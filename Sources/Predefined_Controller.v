==> flow/design.v <==
`timescale 1ns / 1ps
module Heartbeat_Generator # (
    parameter integer COUNTS = 50_000_000
    )(
    input clk,
    input enable,
    input reset,
    output beat
    );
    reg [$clog2(COUNTS)-1:0] counter;
    assign beat = (counter == COUNTS - 1);
    always @(posedge clk) begin
        if (reset || counter == COUNTS - 1) counter <= 0;
        if (enable) counter <= counter + 1;
    end
endmodule
`timescale 1ns / 1ps
module Predefined_Controller(
    input wire clk,
    input wire enable,
    input wire [7:0] keyboard,
    input wire nextSentence,
    input wire prevSentence,
    input wire nextWord,
    input wire prevWord,
    input wire autoScroll,
    input wire [255:0] sentence,
    output wire [31:0] displayOutput,
    output reg [1:0] currentSentence,
    output wire [15:0] ledOutput
    );
    wire autoScrollPulse;
    wire [2:0] wordIndex;
    assign ledOutput = {2'd2, 1'b0, 4'b1000 >> currentSentence, 1'b0, 8'b10000000 >> wordIndex};
    sentenceDisplayController displayController (
        .clk(clk),
        .sentence(sentence),
        .nextWord((nextWord || keyboard == 8'h74 || autoScrollPulse) && enable),
        .prevWord((prevWord || keyboard == 8'h6B) && enable),
        .currentWord(displayOutput),
        .wordIndex(wordIndex)
    );
    Heartbeat_Generator #(.COUNTS(100_000_000)) autoScrollBeat (.clk(clk), .enable(autoScroll), .reset(~autoScroll), .beat(autoScrollPulse));
    always @(posedge clk) begin
        if(enable) begin
            if (nextSentence || keyboard == 8'h75) currentSentence <= currentSentence + 1;
            if (prevSentence || keyboard == 8'h72) currentSentence <= currentSentence - 1;
        end
    end
endmodule
`timescale 1ns / 1ps
module sentenceDisplayController(
    input wire clk,
    input wire [255:0] sentence,
    input wire nextWord,
    input wire prevWord,
    output wire [31:0] currentWord,
    output wire [2:0] wordIndex
    );
    reg [2:0] currentWordIndex = 3'd7;
    assign currentWord = sentence >> (currentWordIndex * 32);
    assign wordIndex = 3'd7 - currentWordIndex;
    always @(posedge clk) begin
        if (nextWord) currentWordIndex <= currentWordIndex - 1;
        if (prevWord) currentWordIndex <= currentWordIndex + 1;
    end
endmodule
From RTL to reports: Predefined_Controller
What the tools print for Predefined_Controller, step after step.
Line numbers count from 1 in the design file above.
Cell names lack the library's common part.
{ "inputs": {"top": "Predefined_Controller", "clk_port": "clk", "cell_library": "sky130hd", "corner": "tt_025C_1v80"} }

Word level
Yosys after proc, flatten, opt, wreduce and memory -nomap, before mapping. Memory bits, and registers merged into a memory's read port (data or address), are not among the register bits. Print and check cells are not counted. Equal cells are merged and count once.
{ "bits": {"output_inout_bits": 50, "in_bits": 271, "reg_bits": 32, "word_cells": 36} }
{ "op_classes": {"n_logic": 1, "reduce_logical": 12, "shifts": 3, "n_addsub": 6, "muxes": 6, "n_eq": 5} }
{ "op_table": {"columns": ["op", "count"], "rows": [
  ["right shift 256 x 8 -> 32 bit", 1],
  ["2-to-1 mux 27 bit", 2],
  ["equality test 8 x 7 -> 1 bit with constant B", 4],
  ["adder 27 x 1 -> 27 bit with constant B", 1],
  ["equality test 27 bit with constant B", 1],
  ["right shift 8 x 3 -> 8 bit with constant A", 1],
  ["logical OR 1 bit", 6],
  ["nonzero test 2 bit", 3],
  ["2-to-1 mux 3 bit", 2],
  ["right shift 4 x 2 -> 4 bit with constant A", 1],
  ["2-to-1 mux 2 bit", 2],
  ["adder 3 x 1 -> 3 bit with constant B", 1],
  ["subtractor 3 x 1 -> 3 bit with constant B", 1],
  ["subtractor 3 bit with constant A", 1],
  ["logical AND 1 bit", 2],
  ["adder 2 x 1 -> 2 bit with constant B", 1],
  ["subtractor 2 x 1 -> 2 bit with constant B", 1],
  ["AND reduction 2 bit", 1],
  ["inverter 1 bit", 1]
]} }

Logic depth
Yosys ltp: most cells in a row. Word level: on the elaborated netlist, between registers, memories and ports. Mapped: between sequential cells and ports; inverters and the memories' decode and read muxes count.
{ "depth": {"ltp_word": 6, "abc_area": 0, "mapped_depth": 7, "mapped_depth_nobuf": 7} }

Netlist
Source: synth_stat.txt of the flow (Yosys; design flattened, memories mapped). It holds for the ABC_AREA given above (unset counts as 0); a run with the other value may have another netlist.
{ "mapped": {"ffs": 32, "buf_cells": 28, "cell_count": 299, "sequential_area_um2": 960.9, "yosys_area_um2": 4072.7} }
{ "by_type": {"columns": ["type", "count"], "rows": [
  ["mux4_1", 54],
  ["edfxtp_1", 32],
  ["mux2_2", 32],
  ["mux4_2", 10],
  ["and2_1", 27],
  ["xnor2_1", 18],
  ["buf_6", 7],
  ["xor2_1", 9],
  ["clkbuf_1", 14],
  ["and3_1", 8],
  ["and4_1", 5],
  ["nand2_1", 11],
  ["nand3_1", 8],
  ["nor3_1", 8],
  ["buf_4", 5],
  ["nand4_1", 6],
  ["nor2_1", 8],
  ["nor2b_1", 4]
]} }
Other cell types: 21; their cells: 33.
By module: a second synthesis without flattening, with its own total; a netlist apart from the flattened one above.
{ "hier_totals": {"hier_cells": 314, "area_unflattened_um2": 3928.8} }
Each row is one instance without its submodules.
{ "by_module": {"columns": ["module", "cells", "mod_area_um2", "seq_area_um2", "instances"], "rows": [
  ["sentenceDisplayController", 124, 2077.0, 90.1, 1],
  ["Heartbeat_Generator #(COUNTS=100000000)", 153, 1541.5, 810.8, 1],
  ["Predefined_Controller", 37, 310.3, 60.1, 1]
]} }

Worst setup path after synthesis
Source: OpenSTA report_checks on the synthesized netlist (no wires, ideal clock, input and output delay 20% of the period each), path of least setup slack; recovery checks are left aside. Register names are those of the netlist, which keeps one name where synthesis merged equal registers.
{ "synth_path": {"path_kind": "in2reg", "start": "input port keyboard[2]", "end": "register displayController.currentWordIndex[2]", "setup_ns": 0.262, "clock_period_ns": 2.05, "n_path_buf": 0, "slack_ns": 0.055, "t_arrival_ns": 1.732, "path_stages": 7, "launch_ns": 0.410, "delay_ns": 1.584, "input_delay_ns": 0.410, "synth_period_reached_ns": 1.995} }
"delay_ns" is the arrival time less input delay plus setup time.
"path_stages": output pins that drive a net of the path, with the launching flip-flop's if there is one; two outputs of one cell count as two.
"synth_period_reached_ns" is the clock period less the worst setup slack; recovery checks do not enter. This is arithmetic on one report: input and output delays are still those of the set period (20% each).
The rows between start and end are the longest chain of elaborated cells between them; the timing report does not say that the signal goes this way. Where chains are equally long, one stands for them.
A line is the first line of the expression or statement that the cell stems from. Yosys adds cells for indexed reads and writes and turns some case tables into memories.
The path ends at the data pin of a flip-flop with enable; ways to the enable are not counted.
{ "synth_via": {"cell_sequence": "nand2b_1 -> or3_1 -> nor2_1 -> o21ai_1 -> fa_1 -> xnor2_1 -> xnor2_1", "elab_chain_cells": 6, "cone_cells": 9, "cone_lines": 4, "cone_classes": "2 x eq/ne; 2 x mux; 5 x reduce/logical"} }
{ "synth_lines": {"columns": ["element", "line_no", "source"], "rows": [
  ["start, declared", 21, "input wire [7:0] keyboard,"],
  ["equality test 8 x 7 -> 1 bit", 38, ".nextWord((nextWord || keyboard == 8'h74 || autoScrollPulse) && enable),"],
  ["logical OR 1 bit (2 in a row)", 38, null],
  ["logical AND 1 bit", 38, null],
  ["2-to-1 mux 3 bit", 64, "if (nextWord) currentWordIndex <= currentWordIndex - 1;"],
  ["2-to-1 mux 3 bit", 65, "if (prevWord) currentWordIndex <= currentWordIndex + 1;"],
  ["end, assigned", 64, null],
  ["end, assigned", 65, null],
  ["end, declared", 60, "reg [2:0] currentWordIndex = 3'd7;"]
]} }

Path in the finished layout
From the final timing report of run 1: the path of least setup slack in the routed layout; clock arrival at registers is part of the times.
{ "layout_path": {"path_kind": "reg2out", "start": "register displayController.currentWordIndex[0]", "end": "output port displayOutput[7]", "clock_period_ns": 2.61, "n_path_buf": 5, "t_arrival_ns": 2.09, "path_stages": 8, "slack_ns": 0.00, "launch_ns": 0.29} }
The rows between start and end are the longest chain of elaborated cells between them; the timing report does not say that the signal goes this way. Where chains are equally long, one stands for them.
{ "layout_via": {"cell_sequence": "edfxtp_1 -> buf_6 -> buf_8 -> buf_12 -> buf_4 -> mux4_2 -> mux2_4 -> buf_6", "elab_chain_cells": 1, "cone_cells": 1, "cone_lines": 1, "cone_classes": "1 x shift"} }
{ "layout_lines": {"columns": ["element", "line_no", "source"], "rows": [
  ["start, declared", 60, "reg [2:0] currentWordIndex = 3'd7;"],
  ["start, assigned", 64, "if (nextWord) currentWordIndex <= currentWordIndex - 1;"],
  ["start, assigned", 65, "if (prevWord) currentWordIndex <= currentWordIndex + 1;"],
  ["right shift 256 x 8 -> 32 bit", 61, "assign currentWord = sentence >> (currentWordIndex * 32);"],
  ["end, declared", 28, "output wire [31:0] displayOutput,"]
]} }

Subject: Predefined_Controller on sky130hd, stored results

Hello all,

Measured results for Predefined_Controller: 2 stored runs of the Yosys and OpenROAD flow on sky130hd. The settings differ; the order carries no meaning. The constraints put input and output delay at 20% of the set period each and load the outputs with 0.01 pF.
"achieved period": clock period set for the run, less the worst setup slack. It is reckoned from that one timing run; input and output delays stay at 20% of the period that was set.
"time used up by the worst setup path" = time allowed to the worst setup path (clock period - input delay - output delay, where it has them) - its slack; a late launch clock adds to it, a late capture clock takes from it.

==> run 1: settings <==
{ "period_ns": 2.61, "CAP_MARGIN": 20, "CORE_MARGIN": 2, "CORE_UTILIZATION": 40, "SLEW_MARGIN": 20 }
==> run 1: results <==
chip area after synthesis (Yosys): 4072.7 µm²
worst slack on setup checks: -0.005 ns
full die area: 11005.1 µm²
final design utilization: 0.779
time used up by the worst setup path: 2.09 ns
class of the worst setup path: reg2out
achieved period: 2.615 ns
sum of negative setup slack: -0.009 ns

==> run 2: settings <==
{ "period_ns": 3.15, "CORE_UTILIZATION": 46, "SETUP_SLACK_MARGIN": 0.77, "PLACE_DENSITY": 0.62, "GPL_TIMING_DRIVEN": 1, "MIN_ROUTING_LAYER": "met2", "CAP_MARGIN": 20, "CORE_MARGIN": 2, "SLEW_MARGIN": 20 }
==> run 2: results <==
no final report: routing broke off with GRT-0116

Thanks
