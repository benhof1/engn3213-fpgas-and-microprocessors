==> flow/design.v <==
`timescale 1ns / 1ps
module Heartbeat_Generator # (
    parameter integer COUNTS = 50_000_000
    )(
    input clk,
    input enable,
    input reset,
    output beat
    );
    reg [$clog2(COUNTS)-1:0] counter;
    assign beat = (counter == COUNTS - 1);
    always @(posedge clk) begin
        if (reset || counter == COUNTS - 1) counter <= 0;
        if (enable) counter <= counter + 1;
    end
endmodule
`timescale 1ns / 1ps
module SSD_Controller(
    input wire clk,
    input wire enable,
    input wire [31:0] word,
    output wire [6:0] segments,
    output reg [3:0] anodes
    );
    reg [1:0] activeSegment;
    reg [7:0] activeChar;
    wire onekHzBeat;
    Seven_Segment_Decoder decoder (
        .charCode(activeChar),
        .segments(segments)
    );
    Heartbeat_Generator #(.COUNTS(100_000)) onekHzBeatGen (
        .clk(clk),
        .enable(1'b1),
        .reset(1'b0),
        .beat(onekHzBeat)
    );
    always @(*) begin
        if(enable) begin
            case(activeSegment)
                2'd0 : 
                    begin
                        anodes = 4'b0111;
                        activeChar = word[31:24];
                    end
                2'd1 : 
                    begin
                        anodes = 4'b1011;
                        activeChar = word[23:16];
                    end
                2'd2 : 
                    begin
                        anodes = 4'b1101;
                        activeChar = word[15:8];
                    end
                2'd3 : 
                    begin
                        anodes = 4'b1110;
                        activeChar = word[7:0];
                    end
                default : 
                    begin
                        anodes = 4'd0;
                        activeChar = 8'd0;
                    end
            endcase
        end else begin
            anodes = 4'b1111;
            activeChar = 8'h0;
        end
    end
    always @(posedge clk) begin
        if (onekHzBeat) activeSegment <= activeSegment + 1;
    end
endmodule
`timescale 1ns / 1ps
module Seven_Segment_Decoder(
    input wire [7:0] charCode,
    output reg [6:0] segments
    );
    always @(*) begin
        case (charCode)
            8'h1C : segments = ~7'b1110111;  
            8'h24 : segments = ~7'b1001111;  
            8'h43 : segments = ~7'b0110000;  
            8'h44 : segments = ~7'b1111110;  
            8'h3C : segments = ~7'b0111110;  
            8'h32 : segments = ~7'b0011111;  
            8'h21 : segments = ~7'b1001110;  
            8'h23 : segments = ~7'b0111101;  
            8'h2B : segments = ~7'b1000111;  
            8'h34 : segments = ~7'b1011111;  
            8'h33 : segments = ~7'b0110111;  
            8'h4B : segments = ~7'b0001110;  
            8'h31 : segments = ~7'b0010101;  
            8'h4D : segments = ~7'b1100111;  
            8'h2D : segments = ~7'b0000101;  
            8'h1B : segments = ~7'b1011011;  
            8'h2C : segments = ~7'b0001111;  
            8'h5D : segments = ~7'b0000110;  
            default : segments = ~7'b0000000;
        endcase
    end
endmodule
* From RTL to reports: SSD_Controller
What the tools print for SSD_Controller, step after step.
Line numbers count from 1 in the design file above.
Operators: Yosys type, input widths -> output width; for muxes data width and select width s.
Library cell names are shortened.
The mark -- stands for no value.
- Design top :: SSD_Controller
- Clock :: clk
- Cell library :: sky130hd
- Library corner :: tt_025C_1v80

* Word-level counts
Source: Yosys, flattened and elaborated, memories not mapped. Widths are those after wreduce; folded enables and synchronous resets count as part of the registers. Registers that Yosys merges into a memory's read port (data or address) are not register bits. Print and check cells do not count. Equal cells are merged and count once.
- Flip-flop bits (word level) :: 19
- Bits of input ports :: 34
- Output and inout port bits :: 11
- Add/subtract/negate cells :: 2
- Equal/unequal tests :: 22
- Multiplexer cells :: 5
- Reductions and logical operators :: 1
** Operator list (count)
- $pmux 7 s18 :: 1
- $eq 8x6->1 const B :: 11
- $eq 8x7->1 const B :: 5
- $pmux 8 s4 :: 1
- $add 17x1->17 const B :: 1
- $eq 17x17->1 const B :: 1
- $eq 8x5->1 const B :: 2
- $pmux 4 s4 :: 1
- $mux 8 :: 1
- $eq 2x2->1 const B :: 2
- $mux 4 :: 1
- $add 2x1->2 const B :: 1
- $eq 2x1->1 const B :: 1
- $logic_not 2->1 :: 1

* Depth
Depth = most cells in a row (Yosys ltp): at word level without a register or memory, in the mapped netlist without a sequential cell, where the memories' decode and read muxes count.
- Depth in word-level cells :: 5
- ABC_AREA :: 0
- Depth in mapped cells :: 11
- Gate-level depth less buffers :: 9

* Netlist
Source: synth_stat.txt of the flow (Yosys; design flattened, memories mapped). It holds for the ABC_AREA given above (unset counts as 0); a run with the other value may have another netlist.
- Mapped cells :: 181
- Chip area (Yosys) :: 1545.2 um2
- Area of sequential cells :: 400.4 um2
- Mapped flip-flops :: 19
** Cell types
- dfxtp_1 :: count 17, area in all 340.326 um2
- xnor2_1 :: count 12, area in all 105.101 um2
- nand3_1 :: count 13, area in all 65.062 um2
- ha_1 :: count 5, area in all 62.56 um2
- nand4_1 :: count 10, area in all 62.56 um2
- edfxtp_1 :: count 2, area in all 60.058 um2
- nand2_1 :: count 16, area in all 60.058 um2
- a22o_1 :: count 6, area in all 52.55 um2
- nor2_1 :: count 11, area in all 41.29 um2
- xor2_1 :: count 4, area in all 35.034 um2
- o311ai_2 :: count 2, area in all 32.531 um2
- and3_1 :: count 5, area in all 31.28 um2
- nor4_1 :: count 5, area in all 31.28 um2
- a21oi_1 :: count 6, area in all 30.029 um2
- nor3_1 :: count 6, area in all 30.029 um2
- o221ai_2 :: count 2, area in all 30.029 um2
- o311a_1 :: count 3, area in all 30.029 um2
- o221ai_4 :: count 1, area in all 26.275 um2
Not listed: further types 33, cells in them 55.
The figures by module come from a second, unflattened synthesis with its own total; it is not the netlist above.
- Cells (unflattened synthesis) :: 224
- Area (unflattened synthesis) :: 1986.9 um2
Each row is one instance without its submodules.
** Modules
- Heartbeat_Generator #(COUNTS=100000) :: instances 1, cells 88, area 973.4 um2
- Seven_Segment_Decoder :: instances 1, cells 84, area 566.8 um2
- SSD_Controller :: instances 1, cells 52, area 446.7 um2

* Path before layout
OpenSTA on the mapped netlist: ideal clock, no wires. The path of least setup slack (recovery checks aside). Input and output delay are each 20% of the period. Register names are those of the netlist, which keeps one name where synthesis merged equal registers.
- Path kind :: register to output
- Start point :: register activeSegment[0]
- End point :: output port segments[4]
- Clock period :: 3440 ps
- Arrival time :: 2297 ps
- Setup slack :: 455 ps
- Path delay :: 2297 ps
- Stages on the path :: 12
- Period reached after synthesis :: 2985 ps
"path delay" = arrival - input delay + setup time.
A path that ends at an output port has no setup time.
"stages on the path" counts driving pins, that of a launching flip-flop among them; a cell with two outputs on the path counts twice.
"period reached after synthesis" = period - worst setup slack (recovery checks aside). The figure is calculated, with input and output delays left at 20% of the set period.
The rows between start and end are the longest chain of elaborated cells between them; the timing report does not say that the signal goes this way. Where chains are equally long, one stands for them.
A line is the first line of the expression or statement that the cell stems from. Yosys adds cells for indexed reads and writes and turns some case tables into memories.
- Cells stage by stage :: edfxtp_1 inv_1 ha_1 clkbuf_1 a222oi_1 a211oi_2 buf_4 nand4_1 nor4b_1 a21oi_1 o2111ai_2 o2111ai_1
- Length of the longest elaborated chain :: 5
** RTL lines, path after synthesis
- start: declaration :: line 25 : reg [1:0] activeSegment;
- start: assignment :: line 73 : if (onekHzBeat) activeSegment <= activeSegment + 1;
- $eq 2x2->1 :: line 40 : case(activeSegment)
- $pmux 8 s4 :: line 40
- $mux 8 :: line 39 : if(enable) begin
- $eq 8x7->1 :: line 82 : case (charCode)
- $pmux 7 s18 :: line 82
- end: declaration :: line 22 : output wire [6:0] segments,

* Worst path after layout
From the final timing report of run 2: the path of least setup slack in the routed layout; clock arrival at registers is part of the times.
The report prints the path's times to 10 ps; the period is as set.
- Path kind :: register to output
- Start point :: register activeSegment[0]
- End point :: output port segments[0]
- Clock period :: 2150 ps
- Arrival time :: 2930 ps
- Setup slack :: -1210 ps
- Stages on the path :: 16
The rows between start and end are the longest chain of elaborated cells between them; the timing report does not say that the signal goes this way. Where chains are equally long, one stands for them.
- Cells stage by stage :: edfxtp_1 buf_6 inv_4 buf_6 ha_4 buf_4 a21o_2 o221a_4 buf_4 nand3_1 a211oi_4 a211oi_4 o2111ai_4 buf_6 o211ai_1 buf_2
- Length of the longest elaborated chain :: 5
** RTL lines, path after layout
- start: declaration :: line 25 : reg [1:0] activeSegment;
- start: assignment :: line 73 : if (onekHzBeat) activeSegment <= activeSegment + 1;
- $eq 2x2->1 :: line 40 : case(activeSegment)
- $pmux 8 s4 :: line 40
- $mux 8 :: line 39 : if(enable) begin
- $eq 8x7->1 :: line 82 : case (charCode)
- $pmux 7 s18 :: line 82
- end: declaration :: line 22 : output wire [6:0] segments,

Add stored flow runs of SSD_Controller

Module SSD_Controller, platform sky130hd: 2 stored runs of the flow (Yosys, OpenROAD) with differing settings, in no particular order. Input and output delays are each 20% of the period that was set; the output load is 0.01 pF.
"reached clock period" is the run's clock period less its worst setup slack. It is reckoned from that one timing run; input and output delays stay at 20% of the period that was set.
By "worst path time" is meant the share of the clock period that the worst setup path is allowed (20% is reserved at inputs, 20% at outputs), minus its slack. Clock arrival times at its registers enter into it.
"total power after layout": no workload was simulated; the value follows from the tool's default switching activity.
"worst path time" is known to 10 ps.

** Run 1
- Settings :: period_ns=2.37; CORE_UTILIZATION=65; PLACE_DENSITY_LB_ADDON=0.18; CORE_ASPECT_RATIO=0.78; CELL_PAD_IN_SITES_GLOBAL_PLACEMENT=1; GPL_TIMING_DRIVEN=1; GPL_ROUTABILITY_DRIVEN=1; SLEW_MARGIN=30; MIN_ROUTING_LAYER=met2; MAX_ROUTING_LAYER=met4; CAP_MARGIN=20; CORE_MARGIN=2
- Outcome :: not finished: placement ended with error FLW-0024

** Run 2
- Settings :: period_ns=2.15; CORE_UTILIZATION=32; SETUP_SLACK_MARGIN=0.41; PLACE_DENSITY_LB_ADDON=0.02; CELL_PAD_IN_SITES_GLOBAL_PLACEMENT=0; TNS_END_PERCENT=75; CAP_MARGIN=15; SLEW_MARGIN=35; MIN_ROUTING_LAYER=met1; MAX_ROUTING_LAYER=met4; CORE_MARGIN=2
- Chip area in the Yosys report :: 1545.2 um2
- Die footprint :: 5400.8 um2
- Std-cell area (final layout) :: 2876.5 um2
- Post-layout utilization :: 61.3%
- Worst setup slack after layout :: -1209 ps
- Sum of negative setup slack :: -8157 ps
- Post-route worst hold slack :: 412 ps
- Total power after layout :: 0.6953 mW
- Reached clock period :: 3359 ps
- Worst path time :: 2930 ps
- Class of the worst setup path :: register to output
